==> flow/design.v <==
`timescale 1ns / 1ps
module ALU( input  [7:0] a, 
 input  [7:0] b,  
 input  [1:0] select, 
 output reg [7:0] Operation,  
 output zero
    );
always @(*)
begin 
 case(select)
 2'b00: Operation = a + b; 
 2'b01: Operation = a - b; 
 2'b10: Operation = ~a;
 default:Operation = a + b;
 endcase
end
assign zero = (Operation==8'd0) ? 1'b1: 1'b0;
endmodule
`timescale 1ns / 1ps
module Control_Unit(input[2:0] opcode,
      output reg[1:0] output_ALU,
      output reg jump_neq,  
		output reg rom_read,rom_write,  
		output reg alu_select,sel_dst_reg,rom_to_reg,write_reg,  
		output reg write_strobe,read_strobe   
    );
always @(*)
begin
 case(opcode) 
  3'b000:  
   begin
	 write_strobe = 1'b0;
	 read_strobe = 1'b1;
	 sel_dst_reg = 1'b1;
    alu_select = 1'b0;
    rom_to_reg = 1'b0;
    write_reg = 1'b0;
    rom_read = 1'b0;
    rom_write = 1'b0;
    jump_neq = 1'b0;
    output_ALU = 2'b10;
	end
  3'b001:  
   begin
	 write_strobe = 1'b1;
	 read_strobe = 1'b0;
	 sel_dst_reg = 1'b0;
    alu_select = 1'b0;
    rom_to_reg = 1'b0;
    write_reg = 1'b1;
    rom_read = 1'b0;
    rom_write = 1'b0;
    jump_neq = 1'b0;
    output_ALU = 2'b10;
	end
 3'b010:   
   begin
	 write_strobe = 1'b0;	 
	 read_strobe = 1'b0;
    sel_dst_reg = 1'b0;
    alu_select = 1'b1;
    rom_to_reg = 1'b1;
    write_reg = 1'b1;
    rom_read = 1'b1;
    rom_write = 1'b0;
    jump_neq = 1'b0;
    output_ALU = 2'b10;  
   end
 3'b011:   
   begin
    write_strobe = 1'b0;	 
	 read_strobe = 1'b0;
    sel_dst_reg = 1'b0;
    alu_select = 1'b1;
    rom_to_reg = 1'b0;
    write_reg = 1'b0;
    rom_read = 1'b0;
    rom_write = 1'b1;
    jump_neq = 1'b0;
    output_ALU = 2'b10;
   end
 3'b100:   
   begin
    write_strobe = 1'b0;	 
	 read_strobe = 1'b0;
    sel_dst_reg = 1'b1;
    alu_select = 1'b0;
    rom_to_reg = 1'b0;
    write_reg = 1'b1;
    rom_read = 1'b0;
    rom_write = 1'b0;
    jump_neq = 1'b0;
    output_ALU = 2'b00;
   end
 3'b101:   
   begin
	 write_strobe = 1'b0;	 
	 read_strobe = 1'b0;
    sel_dst_reg = 1'b1;
    alu_select = 1'b0;
    rom_to_reg = 1'b0;
    write_reg = 1'b1;
    rom_read = 1'b0;
    rom_write = 1'b0;
    jump_neq = 1'b0;
    output_ALU = 2'b00;
   end
 3'b110:   
   begin
    write_strobe = 1'b0;	 
	 read_strobe = 1'b0;
    sel_dst_reg = 1'b1;
    alu_select = 1'b0;
    rom_to_reg = 1'b0;
    write_reg = 1'b1;
    rom_read = 1'b0;
    rom_write = 1'b0;
    jump_neq = 1'b0;
    output_ALU = 2'b00;
   end
 3'b111:   
   begin
	 write_strobe = 1'b0;
    read_strobe = 1'b0;	
    sel_dst_reg = 1'b0;
    alu_select = 1'b0;
    rom_to_reg = 1'b0;
    write_reg = 1'b0;
    rom_read = 1'b0;
    rom_write = 1'b0;
    jump_neq = 1'b1;
    output_ALU = 2'b01; 
   end
 default: begin
 	 write_strobe = 1'b0;
	 read_strobe = 1'b0;
    sel_dst_reg = 1'b1;
    alu_select = 1'b0;
    rom_to_reg = 1'b0;
    write_reg = 1'b1;
    rom_read = 1'b0;
    rom_write = 1'b0;
    jump_neq = 1'b0;
    output_ALU = 2'b00;
   end
 endcase
 end
endmodule
`timescale 1ns / 1ps
module Data_Memory(
 input clk,
 input [7:0]   rom_address,
 input [7:0]   rom_write_data,
 input rom_write,
 input rom_read,
 output [7:0]  rom_data
    );
 reg [7:0] memory [7:0];
wire [2:0] location=rom_address[2:0];
initial
 begin
 memory [0] = 8'b00001010;
 memory [1] = 8'b11111111;
 memory [2] = 8'b00000001;
 memory [3] = 8'b00000001;
 memory [4] = 8'b00000000;
 memory [5] = 8'b00000000;
 memory [6] = 8'b00000000;
 memory [7] = 8'b00000000;
 end
 always @(posedge clk) begin
  if (rom_write)
   memory[location] <= rom_write_data;
 end
 assign rom_data = (rom_read==1'b1) ? memory[location]: 8'd0; 
endmodule
`timescale 1ns / 1ps
module Datapath_Unit(
 input clk,
 input jump_neq,write_strobe,read_strobe,rom_read,rom_write,alu_select,sel_dst_reg,rom_to_reg,write_reg,
 input[1:0] output_ALU,
 output[2:0] opcode,
 output[7:0] output_port,
 input [7:0] input_port
    );
 wire [1:0] ALU_rep;
 wire [7:0] ALU_result;
 wire zero_flag;
 wire [15:0] PC_2jne,PC_jne;
 wire [12:0] jump_offset;
 wire [7:0] rom_data;
 wire [2:0] dest_reg,input_addr_reg1,input_addr_reg2;
 wire [7:0] dest_reg_data,dest_reg_data2,input_data_reg1,input_data_reg2;
 reg  [15:0] pc_current;
 wire [15:0] pc_next,pc2_next,instruction,extend,register2;
 initial begin
  pc_current <= 16'd0;
 end
 always @(posedge clk)
 begin 
   pc_current <= pc_next;
 end
 assign pc2_next = pc_current + 16'd2;
 assign opcode = instruction[15:13];
 Instruction_Memory ROM_INSTRUCTION(.pc(pc_current),.instruction(instruction));
  Data_Memory ROM_DATA
  (
   .clk(clk),.rom_address(ALU_result),.rom_write_data(input_data_reg2),
	.rom_write(rom_write),.rom_read(rom_read),.rom_data(rom_data)
  );
 control2 ALU_CONTROL(.ALUOpcodeX(output_ALU),.Opcode(instruction[15:13]),.ALU_rep(ALU_rep));
 ALU ALU(.a(input_data_reg1),.b(register2),.select(ALU_rep),.Operation(ALU_result),.zero(zero_flag));
 assign dest_reg = (sel_dst_reg==1'b1) ? instruction[5:3] :instruction[8:6];
 assign input_addr_reg1 = instruction[11:9];
 assign input_addr_reg2 = instruction[8:6];
 assign PC_jne = pc2_next + {extend[14:0],1'b0};
 assign jne_control = jump_neq & (~zero_flag);
 assign pc_next = (jne_control==1'b1) ? PC_jne : pc2_next;
 assign extend = {{10{instruction[5]}},instruction[5:0]};  
 assign register2 = (alu_select==1'b1) ? extend : input_data_reg2;
 assign dest_reg_data = (rom_to_reg == 1'b1)?  rom_data: ALU_result;
 Register REGISTERS
 (
  .clk(clk),.write_reg(write_reg),.dest_reg(dest_reg),.dest_reg_data(dest_reg_data),.dest_reg_data2(dest_reg_data2),
  .input_addr_reg1(input_addr_reg1),.input_data_reg1(input_data_reg1),.input_addr_reg2(input_addr_reg2),.input_data_reg2(input_data_reg2),
  .read_strobe(read_strobe)
 );
 assign output_port = (write_strobe == 1'b1)? input_data_reg1: 8'b00000000;
 assign dest_reg_data2 = (read_strobe == 1'b1)? input_port : 8'b00000000;
endmodule
`timescale 1ns / 1ps
module Instruction_Memory(
 input[15:0] pc,
 output[15:0] instruction
    );
reg [15:0] memory [9:0];
 wire [3 : 0] location = pc[4 : 1];
 initial
 begin
 memory [0] = 16'b0100010001000010;   
 memory [1] = 16'b0100010011000001;   
 memory [2] = 16'b0100010100000011;  
 memory [3] = 16'b0100010101000100;  
 memory [4] = 16'b0000000000000000;  
 memory [5] = 16'b1000001011001000;  
 memory [6] = 16'b1010001011011000;  
 memory [7] = 16'b1010000100000000;  
 memory [8] = 16'b1110000101111100;  
 memory [9] = 16'b0010001000000000;  
 end
 assign instruction =  memory[location]; 
endmodule
`timescale 1ns / 1ps
module RISC_8bit(input clk , output reg[7:0] led , input [7:0] sw
    );
wire jump_neq,rom_read,rom_write,alu_select,sel_dst_reg,rom_to_reg,write_reg,write_strobe,read_strobe;
 wire[1:0] output_ALU;
 wire [2:0] opcode;
 wire [7:0] output_port;
 reg [7:0] input_port;
 initial
 begin
 input_port <= 8'b0;
 led <= 8'b0;
 end
 always @ (posedge clk) begin
 input_port <= sw;
 end
  Control_Unit Control_Path
 ( 
  .opcode(opcode),
  .output_ALU(output_ALU),
  .sel_dst_reg(sel_dst_reg),
  .rom_to_reg(rom_to_reg),
  .write_reg(write_reg),
  .jump_neq(jump_neq),
  .rom_read(rom_read),
  .rom_write(rom_write),
  .alu_select(alu_select),
  .write_strobe(write_strobe),
  .read_strobe(read_strobe)
 );
 Datapath_Unit Data_Path
 (
  .clk(clk),
  .opcode(opcode),
  .output_port(output_port),
  .input_port(input_port),
  .write_strobe(write_strobe),
  .read_strobe(read_strobe),
  .rom_read(rom_read),
  .rom_write(rom_write),
  .alu_select(alu_select),
  .sel_dst_reg(sel_dst_reg),
  .rom_to_reg(rom_to_reg),
  .write_reg(write_reg),
  .jump_neq(jump_neq),
  .output_ALU(output_ALU)
 );
 always @ (posedge clk) begin
 if (write_strobe == 1'b1) begin
 led <= output_port;
 end
 end
endmodule
`timescale 1ns / 1ps
module Register(
  input clk,
  input    write_reg,
  input  [2:0] dest_reg,
  input  [7:0] dest_reg_data,
  input  [7:0] dest_reg_data2,
  input  [2:0] input_addr_reg1,
  output  [7:0] input_data_reg1,
  input  [2:0] input_addr_reg2,
  output  [7:0] input_data_reg2,
  input read_strobe
    );
  integer i;
  reg [7:0] reg_memory [7:0];
 initial begin
  for(i=0;i<8;i=i+1)
   reg_memory[i] <= 8'd0;
 end
 always @ (posedge clk ) begin
   if(write_reg) begin
    reg_memory[dest_reg] <= dest_reg_data;
   end
	else if(read_strobe) begin
	reg_memory[dest_reg] <= dest_reg_data2;
	end
 end
 assign input_data_reg1 = reg_memory[input_addr_reg1];
 assign input_data_reg2 = reg_memory[input_addr_reg2];
endmodule
`timescale 1ns / 1ps
module control2(ALU_rep, ALUOpcodeX, Opcode);
output reg[1:0] ALU_rep;
 input [1:0] ALUOpcodeX;
 input [2:0] Opcode;
 wire [5:0] select;
 assign select = {ALUOpcodeX,Opcode};
 always @(select)
 casex (select)
   5'b00100: ALU_rep=2'b00;
   5'b00101: ALU_rep=2'b01;
   5'b00110: ALU_rep=2'b10;
   5'b10xxx: ALU_rep=2'b00;
   5'b01xxx: ALU_rep=2'b01;
  default: ALU_rep=2'b00;
  endcase
endmodule
**Reports on RISC_8bit**

What the tools print for RISC_8bit, step after step.
Lines are those of the file above, counted from 1.
Library cell names are shortened.
A cell with n/a has no value.

- Top: RISC_8bit
- Clock port: clk
- Library: sky130hd
- Corner: tt_025C_1v80

**Word-level counts**

Yosys after proc, flatten, opt, wreduce and memory -nomap, before mapping. Enables and synchronous resets that opt folds into registers are not counted as muxes. Memory bits, and registers merged into a memory's read port (data or address), are not among the register bits. Print and check cells are not counted. Equal cells are merged and count once.
Yosys's memory passes give these memory sizes; they may raise the number of words (mostly to a power of two), join words into wider ones and drop unused or constant bits.

- Multiply operators: 0
- Shifts and indexed selects: 0
- Order comparisons: 0
- Add/sub/neg operators: 4
- Reductions and logical operators: 2
- Eq/ne operators: 5
- Div/mod/pow operators: 0
- Bitwise logic cells: 4
- Multiplexer cells: 18

Operators by type and width:

| kind | number |
|---|---|
| 8-bit 2-to-1 mux | 8 |
| 16-bit adder | 1 |
| 16-bit by 2-bit adder with 16-bit output with constant B | 1 |
| 8-bit parallel mux with 2-bit select | 1 |
| 16-bit 2-to-1 mux | 1 |
| 5-bit by 3-bit equality test with 1-bit output with constant B | 2 |
| 8-bit adder | 1 |
| 8-bit subtractor | 1 |
| 8-bit inverter | 1 |
| 8-bit logical NOT | 1 |
| 3-bit 2-to-1 mux | 2 |
| 1-bit 2-to-1 mux | 5 |
| 2-bit by 1-bit equality test with 1-bit output with constant B | 2 |
| 2-bit parallel mux with 2-bit select | 1 |
| 2-bit equality test with constant B | 1 |
| 2-bit OR reduction | 1 |
| 1-bit bitwise AND | 1 |
| 1-bit bitwise OR | 1 |
| 1-bit inverter | 1 |

- Word width x clocked read ports: 0
- Memory cells: 4
- Memory bits (writable): 128
- Bits of input ports: 9
- Bits in latches: 0
- Bits in read-only memories: 228
- Output and inout bits: 8
- Register bits after elaboration: 32
- Word-level cells: 40

Memories:

| memory | depth | bits a word | read ports | wr ports | line | text |
|---|---|---|---|---|---|---|
| Data_Path.ROM_INSTRUCTION.memory | 10 | 14 | 1 | 0 | 236 | `reg [15:0] memory [9:0];` |
| (no name shown) | 8 | 11 | 1 | 0 | 29 | `case(opcode)` |
| Data_Path.REGISTERS.reg_memory | 8 | 8 | 2 | 1 | 320 | `reg [7:0] reg_memory [7:0];` |
| Data_Path.ROM_DATA.memory | 8 | 8 | 1 | 1 | 158 | `reg [7:0] memory [7:0];` |

**Logic depth**

Yosys ltp: most cells in a row. Word level: on the elaborated netlist, between registers, memories and ports. Mapped: between sequential cells and ports; inverters and the memories' decode and read muxes count.

- Word-level depth: 10
- ABC_AREA: 0
- Depth in mapped cells: 24
- Gate-level depth less buffers: 22

**Synthesis result**

Yosys stat after the flow's synthesis: flattened, memories mapped to cells. It holds for the ABC_AREA given above (unset counts as 0); a run with the other value may have another netlist.
The area totals of this step are shown rounded.

Cell types:

| cell type | number | area in all (µm²) |
|---|---|---|
| edfxtp_1 | 136 | 4.08E+03 |
| mux2i_1 | 36 | 360.346 |
| ha_1 | 23 | 287.776 |
| dfxtp_1 | 12 | 240.23 |
| mux4_2 | 10 | 225.216 |
| nor2_1 | 49 | 183.926 |
| nand2_1 | 34 | 127.622 |
| o21ai_0 | 21 | 105.101 |
| a21oi_1 | 20 | 100.096 |
| a31oi_1 | 15 | 93.84 |
| o221ai_1 | 10 | 87.584 |
| o21a_1 | 11 | 82.579 |
| mux2_2 | 7 | 78.826 |
| inv_1 | 20 | 75.072 |
| nor3_1 | 15 | 75.072 |
| a211oi_1 | 9 | 67.565 |
| clkbuf_1 | 16 | 60.058 |
| buf_2 | 10 | 50.048 |

Other cell types: 43; their cells: 107.

- Buffer cells: 31
- Mapped cells: 561
- Mapped flip-flops: 148
- Sequential area: 4320 µm²
- Chip area (Yosys): 7240 µm²

By module: a second synthesis without flattening, with its own total; a netlist apart from the flattened one above.

- Cell total of the unflattened synthesis: 690
- Area total of the unflattened synthesis: 9020 µm²

Rows give one instance, submodules left out.

By module:

| module | cells | instances | area (µm²) | sequential area (µm²) |
|---|---|---|---|---|
| Register | 145 | 1 | 3180 | 1920 |
| Data_Memory | 158 | 1 | 2580 | 1920 |
| Datapath_Unit | 222 | 1 | 1780 | 300 |
| ALU | 91 | 1 | 666 | 0.0 |
| RISC_8bit | 16 | 1 | 400 | 400 |
| Instruction_Memory | 34 | 1 | 243 | 0.0 |
| Control_Unit | 19 | 1 | 144 | 0.0 |
| control2 | 5 | 1 | 30.0 | 0.0 |

**Timing after synthesis**

Source: OpenSTA report_checks on the synthesized netlist (no wires, ideal clock, input and output delay 20% of the period each), path of least setup slack; recovery checks are left aside. Register names are those of the netlist, which keeps one name where synthesis merged equal registers.

- Path type: register to register
- From: register Data_Path.pc_current[1]
- To: register Data_Path.pc_current[4]
- Required time: 8.032 ns
- Clock period: 8.11 ns
- Path buffers: 2
- Path delay: 5.520 ns
- Arrival: 5.442 ns
- Slack: 2.590 ns
- Time at the first pin: 0.000 ns
- Setup time: 0.078 ns
- Driving pins on the path: 22
- Synthesis period reached: 5.52 ns

"path delay" is the arrival time less input delay plus setup time.
"driving pins on the path" counts driving pins, that of a launching flip-flop among them; a cell with two outputs on the path counts twice.
"synthesis period reached" is the clock period less the worst setup slack; recovery checks do not enter. This is arithmetic on one report: input and output delays are still those of the set period (20% each).
The rows between start and end are the longest chain of elaborated cells between them; the timing report does not say that the signal goes this way. Where chains are equally long, one stands for them.
Each line given opens the expression or statement behind the cell; cells for indexed reads and writes are added by Yosys, which also makes memories of some case tables.
A memory read counts as a cell of the chain, while the word-level depth stops at memories.

- Cell sequence: dfxtp_1 > clkbuf_1 > inv_1 > ha_1 > mux2i_1 > nor2_1 > buf_2 > mux4_2 > a22oi_1 > a21oi_1 > inv_1 > ha_1 > mux2i_1 > ha_1 > nor2b_1 > o21ai_0 > a21oi_1 > o41ai_1 > xnor3_1 > o211ai_2 > mux2_2 > nor3_1
- Length of the longest elaborated chain: 12
- Elaborated cells between the ends (all ways): 22
- Classes of those cells: 4 x add/sub; 5 x eq/ne; 5 x mux; 3 x logic; 2 x reduce/logical; 3 x memory

Ends and longest elaborated chain, post-synthesis:

| element | line | text |
|---|---|---|
| start, declared | 194 | `reg  [15:0] pc_current;` |
| start, assigned | 201 | `pc_current <= pc_next;` |
| memory read 10 x 14 bit | 236 | `reg [15:0] memory [9:0];` |
| memory read 8 x 11 bit | 29 | `case(opcode)` |
| 2-bit by 1-bit equality test with 1-bit output | 344 | `casex (select)` |
| 2-bit OR reduction | n/a |  |
| 2-bit parallel mux with 2-bit select | 344 |  |
| 2-bit equality test | 10 | `case(select)` |
| 8-bit parallel mux with 2-bit select | 10 |  |
| 8-bit logical NOT | 17 | `assign zero = (Operation==8'd0) ? 1'b1: 1'b0;` |
| 1-bit 2-to-1 mux | 17 |  |
| 1-bit inverter | 217 | `assign jne_control = jump_neq & (~zero_flag);` |
| 1-bit bitwise AND | 217 |  |
| 16-bit 2-to-1 mux | 218 | `assign pc_next = (jne_control==1'b1) ? PC_jne : pc2_next;` |
| end, assigned | 201 |  |
| end, declared | 194 |  |

**Timing after layout**

From the final timing report of job 1: the path of least setup slack in the routed layout; clock arrival at registers is part of the times.

- Path type: register to register
- From: register Data_Path.pc_current[1]
- To: register Data_Path.pc_current[4]
- Slack: 0.17 ns
- Arrival: 5.39 ns
- Time at the first pin: 0.43 ns
- Setup time: 0.07 ns
- Clock period: 5.21 ns
- Required time: 5.56 ns
- Driving pins on the path: 25
- Path buffers: 7

- Cell sequence: dfxtp_4 > buf_4 > ha_1 > nor4bb_1 > a31oi_2 > buf_4 > buf_4 > o221ai_1 > o22ai_1 > buf_4 > or2_2 > nor3_2 > a311oi_1 > a21oi_1 > ha_1 > buf_4 > nor2_1 > nor2_2 > o41ai_2 > buf_4 > xnor3_2 > o211ai_2 > buf_6 > mux2_4 > nor3_2
- Elaborated cells between the ends (all ways): 22
- Classes of those cells: 4 x add/sub; 5 x eq/ne; 5 x mux; 3 x logic; 2 x reduce/logical; 3 x memory

Ends and longest elaborated chain, after layout:

| element | line | text |
|---|---|---|
| start, declared | 194 | `reg  [15:0] pc_current;` |
| start, assigned | 201 | `pc_current <= pc_next;` |
| end, assigned | 201 |  |
| end, declared | 194 |  |

No chain of elaborated cells between the ends is given.
Nets of the timed path that keep an RTL name, with a line that drives or declares them; the list need not be complete.

Named nets, after layout:

| net | line | text |
|---|---|---|
| Data_Path.REGISTERS.input_data_reg2[3] | 334 | `assign input_data_reg2 = reg_memory[input_addr_reg2];` |

Design RISC_8bit on sky130hd. What follows are 2 stored runs of the flow, each under its own settings; their order means nothing. The constraints put input and output delay at 20% of the set period each and load the outputs with 0.01 pF.
"achieved period" is the run's clock period less its worst setup slack. It is reckoned from that one timing run; input and output delays stay at 20% of the period that was set.
By "time of the worst setup path" is meant the share of the clock period that the worst setup path is allowed (20% is reserved at inputs, 20% at outputs), minus its slack. Clock arrival times at its registers enter into it.
By "total power of the final layout" is meant OpenSTA's value without simulated activity: inputs other than the clock are taken to toggle once in ten clock periods, and the tool carries that through the logic.
Values from the reports are rounded here.
A setting shown as - is not set for that run.

| setting or result | job 1 | job 2 |
|---|---|---|
| period_ns | 5.21 | 6.81 |
| CORE_UTILIZATION | 34 | 36 |
| SETUP_SLACK_MARGIN | 1.24 | - |
| PLACE_DENSITY_LB_ADDON | 0.17 | - |
| CORE_ASPECT_RATIO | 0.53 | - |
| TNS_END_PERCENT | 45 | - |
| CAP_MARGIN | 10 | 20 |
| SLEW_MARGIN | 40 | 20 |
| CORE_MARGIN | 2 | 2 |
| achieved period (ns) | 5.040 | 6.184 |
| worst hold slack in the final report (ns) | 0.467 | 0.667 |
| total power of the final layout (uW) | 2620 | 1910 |
| synthesized cell area (µm²) | 7240 | 7240 |
| standard-cell area after routing (µm²) | 9810 | 8390 |
| total negative slack (ns) | 0.000 | 0.000 |
| time of the worst setup path (ns) | 5.04 | 6.18 |
| worst path kind | register to register | register to register |
| lowest setup slack (ns) | 0.170 | 0.626 |
| area inside the die boundary (µm²) | 22500 | 21300 |
| post-layout utilization (%) | 47.4 | 42.8 |
